==> flow/design.v <==
module SPI_TX (input clk, start_transmit, reset,
					output reg sdi, cs, out_spi_clk
					);
parameter divider_clk = 100;
parameter quantity_bits = 12;
reg [quantity_bits:0] data;					
reg transmit_flg;					
reg [12:0] transmit_flg_cnt;					
reg [12:0] cnt;					
reg [7:0] state;	
reg [7:0] next_state;
reg [7:0] bit_cnt;
localparam IDLE 							= 8'd0;
localparam STARTING_TRANSMITTING		= 8'd1;	
localparam SET_BIT_TO_TRANSMITTING  = 8'd2;
localparam SET_HIGH_CLK_SPI			= 8'd3;
localparam SET_LOW_CLK_SPI				= 8'd4;
localparam DEC_BIT_CNT 					= 8'd5;
localparam STOP_TRANSMIT				= 8'd6;
initial begin					
	sdi 					<= 1'b0;
	cs 					<= 1'b1;
	out_spi_clk  		<= 1'b0;					
	data 					<= 12'b110011001100; 
	transmit_flg 		<= 1'b0;
	transmit_flg_cnt 	<= 1'b0;
	cnt 					<= 1'b0;	
	bit_cnt 				<= quantity_bits - 1;
end
always @* 	
		case (state)
			IDLE:
				if (start_transmit == 1'b1 && transmit_flg == 1'b1) begin
					next_state <= STARTING_TRANSMITTING;
				end
				else begin
					next_state <= IDLE;
				end
			STARTING_TRANSMITTING:
				if (cnt == divider_clk) begin
					next_state <= SET_BIT_TO_TRANSMITTING;
				end
				else begin
					next_state <= STARTING_TRANSMITTING;
				end
			SET_BIT_TO_TRANSMITTING:
				if (cnt == divider_clk * 2) begin
					next_state <= SET_HIGH_CLK_SPI;
				end
				else begin
					next_state <= SET_BIT_TO_TRANSMITTING;
				end
			SET_HIGH_CLK_SPI:
				if (cnt == divider_clk * 3) begin
					next_state <= SET_LOW_CLK_SPI;
				end
				else begin
					next_state <= SET_HIGH_CLK_SPI;
				end
			SET_LOW_CLK_SPI: 
				if (cnt == divider_clk * 4) begin
					next_state <= DEC_BIT_CNT;
				end
				else begin
					next_state <= SET_LOW_CLK_SPI;
				end
			DEC_BIT_CNT: 
				if (bit_cnt == 1'b0) begin
					next_state <= STOP_TRANSMIT;
				end
				else begin
					next_state <= SET_BIT_TO_TRANSMITTING;
				end
			STOP_TRANSMIT:
				if (cnt >= divider_clk * 5) begin
					next_state <= IDLE;
				end
				else begin
					next_state <= STOP_TRANSMIT;
				end
			default:
				next_state <= IDLE;
		endcase
always @(posedge clk) begin
	if (start_transmit == 1'b0) begin
		transmit_flg_cnt <= 1'b0;
	end
	if (start_transmit == 1'b1 && transmit_flg_cnt == 1'b0) begin
		transmit_flg <= 1'b1;	
	end
	if (transmit_flg == 1'b1) begin
		transmit_flg_cnt <= transmit_flg_cnt + 1'b1;
	end
	if (transmit_flg_cnt >= divider_clk * 5) begin
		transmit_flg <= 1'b0;
	end
	if (state == IDLE) begin
		cnt <= 1'b0;
		bit_cnt <= quantity_bits - 1;
		cs <= 1'b1; 
		sdi <= 1'b0;
		out_spi_clk <= 1'b0;
	end
	if (state == STARTING_TRANSMITTING) begin
		cnt <= cnt + 1'b1;
		out_spi_clk <= 1'b0;
		sdi <= 1'b0;
		cs <= 1'b0;
	end
	if (state == SET_BIT_TO_TRANSMITTING) begin
		cnt <= cnt + 1'b1;
		out_spi_clk <= 1'b0;
		sdi <= data[bit_cnt];
		cs <= 1'b0;
	end
	if (state == SET_HIGH_CLK_SPI) begin
		cnt <= cnt + 1'b1;
		out_spi_clk <= 1'b1;
		cs <= 1'b0;
	end
	if (state == SET_LOW_CLK_SPI) begin
		cnt <= cnt + 1'b1;
		out_spi_clk <= 1'b0;
	end
	if (state == DEC_BIT_CNT) begin
		bit_cnt <= bit_cnt - 1'b1;
		cnt <= divider_clk;
	end
	if (state == STOP_TRANSMIT) begin
		cs <= 1'b1;
		cnt <= cnt + 1'b1;
		sdi <= 1'b0;
		bit_cnt <= 1'b0;
	end 
end	
always @(posedge clk or negedge reset) begin 
	if(!reset) begin
		state <= IDLE;
	end
	else begin
		state <= next_state;
	end
end		
endmodule
Tool chain data of SPI_TX
What the tools print for SPI_TX, step after step.
Lines are those of the file above, counted from 1.
Library cell names are shortened.
{ "design": {"top": "SPI_TX", "clk_port": "clk", "cell_library": "sky130hd", "corner": "tt_025C_1v80"} }

Word-level counts
Counts by Yosys on the flattened word-level netlist (proc, flatten, opt, wreduce; memories kept). Register bits leave out memories and registers merged into their read ports (data or address). Print and check cells are left out. Cells with the same type and inputs are merged into one.
{ "bits": {"ff_bits": 46, "latch_bits": 0, "mem_bits_rw": 0, "romBits": 0, "clocked_rd_ports_x_width": 0, "n_memories": 0, "in_bits": 3, "out_inout_bits": 3, "elab_cells": 62} }
{ "op_classes": {"addsub": 3, "mul": 0, "div_mod_pow": 0, "compare": 2, "equal": 11, "shift": 1, "muxes": 28, "n_logic": 0, "reduce_and_logical": 9} }
{ "op_table": {"columns": ["op", "count"], "rows": [
  ["two-way mux 13 bit", 9],
  ["case mux 8 bit (select 7 bit)", 1],
  ["adder 13 x 1 -> 13 bit with constant B", 2],
  [">= comparator 13 x 9 -> 1 bit with constant B", 2],
  ["== test 13 x 9 -> 1 bit with constant B", 2],
  ["== test 8 x 3 -> 1 bit with constant B", 3],
  ["== test 8 x 2 -> 1 bit with constant B", 2],
  ["zero test 8 bit", 2],
  ["two-way mux 8 bit", 2],
  ["== test 13 x 7 -> 1 bit with constant B", 1],
  ["== test 13 x 8 -> 1 bit with constant B", 1],
  ["variable part select 13 x 8 -> 1 bit with constant A", 1],
  ["zero test 13 bit", 1],
  ["two-way mux 1 bit", 12],
  ["two-way mux 3 bit", 3],
  ["subtractor 8 x 1 -> 8 bit with constant B", 1],
  ["== test 8 x 1 -> 1 bit with constant B", 1],
  ["nonzero test 7 bit", 1],
  ["nonzero test 4 bit", 1],
  ["nonzero test 3 bit", 1],
  ["logical AND 1 bit", 2],
  ["inequality test 2 x 1 -> 1 bit with constant B", 1],
  ["nonzero test 2 bit", 1],
  ["two-way mux 2 bit", 1]
]} }

Depth
Depth = most cells in a row (Yosys ltp): at word level without a register or memory, in the mapped netlist without a sequential cell, where the memories' decode and read muxes count.
{ "logic_depth": {"depth_word": 8, "abc_area": 0, "ltp_mapped": 5} }

Mapped cells and area
The flow's flattened synthesis, as Yosys stat reports it; memories are mapped. The netlist is that of the ABC_AREA named above (0 if unset); the other value can give another one.
Totals and module areas in this step are rounded.
{ "synth_totals": {"stdcells": 242, "synth_area_um2": 2412, "seq_area_um2": 1197, "ff_cells": 45} }
{ "by_type": {"columns": ["type", "count", "type_area_um2"], "rows": [
  ["edfxtp_1", 26, 780.749],
  ["dfxtp_1", 12, 240.23],
  ["dfrtp_1", 6, 150.144],
  ["a21oi_1", 17, 85.082],
  ["ha_1", 6, 75.072],
  ["inv_1", 20, 75.072],
  ["nand3_1", 14, 70.067],
  ["or3_1", 11, 68.816],
  ["o21ai_0", 11, 55.053],
  ["nor2_1", 14, 52.55],
  ["or4_1", 7, 52.55],
  ["nor4bb_1", 5, 50.048],
  ["nor3_1", 8, 40.038],
  ["nand2_1", 10, 37.536],
  ["nand4_1", 6, 37.536],
  ["o31ai_1", 5, 37.536],
  ["clkbuf_1", 9, 33.782],
  ["nor4_1", 5, 31.28]
]} }
Other cell types: 32; their cells: 50.

Path before layout
OpenSTA on the mapped netlist: ideal clock, no wires. The path of least setup slack (recovery checks aside). Input and output delay are each 20% of the period. Register names are those of the netlist, which keeps one name where synthesis merged equal registers.
{ "synth_path": {"kind": "register to register", "startpoint": "register state", "endpoint": "register cnt[0]", "tclk_ns": 1.58, "launch_ns": 0.000, "t_arrival_ns": 1.345, "t_required_ns": 1.241, "slack_ns": -0.104, "path_delay_ns": 1.684, "driving_pins": 5, "synth_period_reached_ns": 1.684} }
"path_delay_ns" = arrival - input delay + setup time.
"driving_pins" counts driving pins, that of a launching flip-flop among them; a cell with two outputs on the path counts twice.
"synth_period_reached_ns" = period - worst setup slack (recovery checks aside). The figure is calculated, with input and output delays left at 20% of the set period.
Where an end lacks its bit number, it is one bit of the signal, or one of the new flip-flops if synthesis recoded a state register.
At most two assigning lines are given for a register; there are more.
{ "synth_via": {"cell_sequence": "dfrtp_1 > or3_1 > clkbuf_1 > nor3_1 > nand2_1"} }
{ "synth_rtl": {"columns": ["item", "line", "rtl"], "rows": [
  ["start: declaration", 10, "reg [7:0] state;"],
  ["start: assignment", 138, "state <= IDLE;"],
  ["start: assignment", 141, "state <= next_state;"],
  ["end: assignment", 105, "cnt <= cnt + 1'b1;"],
  ["end: assignment", 111, "cnt <= cnt + 1'b1;"],
  ["end: declaration", 9, "reg [12:0] cnt;"]
]} }
Chain of elaborated cells between the ends: none given.

Path in the finished layout
Path of least setup slack in the final report of run A (OpenROAD, finished layout, wires in). Where an end is a register, its clock arrival counts in the times.
{ "layout_path": {"kind": "register to register", "startpoint": "register cnt[0]", "endpoint": "register cnt[10]", "tclk_ns": 1.43, "launch_ns": 0.29, "t_arrival_ns": 1.80, "t_required_ns": 1.58, "slack_ns": -0.22, "driving_pins": 6} }
The rows between start and end are the longest chain of elaborated cells between them; the timing report does not say that the signal goes this way. Where chains are equally long, one stands for them.
Each line given opens the expression or statement behind the cell; cells for indexed reads and writes are added by Yosys, which also makes memories of some case tables.
At most two assigning lines are given for a register; there are more.
{ "layout_via": {"cell_sequence": "edfxtp_1 > ha_2 > nand4_1 > buf_6 > or4_4 > a21oi_2", "elab_chain_cells": 7, "cone_cells": 7} }
{ "layout_rtl": {"columns": ["item", "line", "rtl"], "rows": [
  ["start: declaration", 9, "reg [12:0] cnt;"],
  ["start: assignment", 105, "cnt <= cnt + 1'b1;"],
  ["start: assignment", 111, "cnt <= cnt + 1'b1;"],
  ["adder 13 x 1 -> 13 bit", 105, null],
  ["two-way mux 13 bit", 104, "if (state == STARTING_TRANSMITTING) begin"],
  ["two-way mux 13 bit", 110, "if (state == SET_BIT_TO_TRANSMITTING) begin"],
  ["two-way mux 13 bit", 116, "if (state == SET_HIGH_CLK_SPI) begin"],
  ["two-way mux 13 bit", 121, "if (state == SET_LOW_CLK_SPI) begin"],
  ["two-way mux 13 bit", 125, "if (state == DEC_BIT_CNT) begin"],
  ["two-way mux 13 bit", 129, "if (state == STOP_TRANSMIT) begin"],
  ["end: assignment", 127, "cnt <= divider_clk;"],
  ["end: assignment", 131, "cnt <= cnt + 1'b1;"],
  ["end: declaration", 9, null]
]} }

Lab notebook: SPI_TX

Stored flow runs of SPI_TX (2 of them; Yosys, OpenROAD, sky130hd). They differ in their settings and are not a sequence. Constraints: input delay and output delay 20% of the set period each, output load 0.01 pF.
"achieved clock period" = clock period - worst setup slack. The figure is calculated, with input and output delays left at 20% of the set period.
"critical setup path time" is the time allowed to the run's worst setup path (the clock period less input and output delay, where it has them) less its slack. Clock arrival times count: a late capture clock shortens it, a late launch clock lengthens it.
"overall power": no workload was simulated; the value follows from the tool's default switching activity.
Results are given in rounded form.

==> run A: settings <==
{ "period_ns": 1.43, "CORE_UTILIZATION": 42, "SETUP_SLACK_MARGIN": -0.12, "PLACE_DENSITY_LB_ADDON": 0.08, "CORE_ASPECT_RATIO": 0.65, "CELL_PAD_IN_SITES_DETAIL_PLACEMENT": 1, "TNS_END_PERCENT": 25, "CAP_MARGIN": 15, "SLEW_MARGIN": 25, "CORE_MARGIN": 2 }
==> run A: results <==
chip area after synthesis (Yosys): 2412 um^2
die size: 6380 um^2
standard-cell area of the final layout: 3308 um^2
utilization: 0.592
setup slack of the worst path: -0.220 ns
final setup TNS: -3.776 ns
overall power: 2.247 mW
achieved clock period: 1.650 ns
critical setup path time: 1.65 ns
type of the worst setup path: register to register

==> run B: settings <==
{ "period_ns": 1.93, "SETUP_SLACK_MARGIN": -0.07, "CAP_MARGIN": 20, "CORE_MARGIN": 2, "CORE_UTILIZATION": 40, "SLEW_MARGIN": 20 }
==> run B: results <==
chip area after synthesis (Yosys): 2412 um^2
die size: 6668 um^2
standard-cell area of the final layout: 2670 um^2
utilization: 0.454
setup slack of the worst path: 0.174 ns
final setup TNS: 0.000 ns
overall power: 1.783 mW
achieved clock period: 1.756 ns
critical setup path time: 1.76 ns
type of the worst setup path: register to register
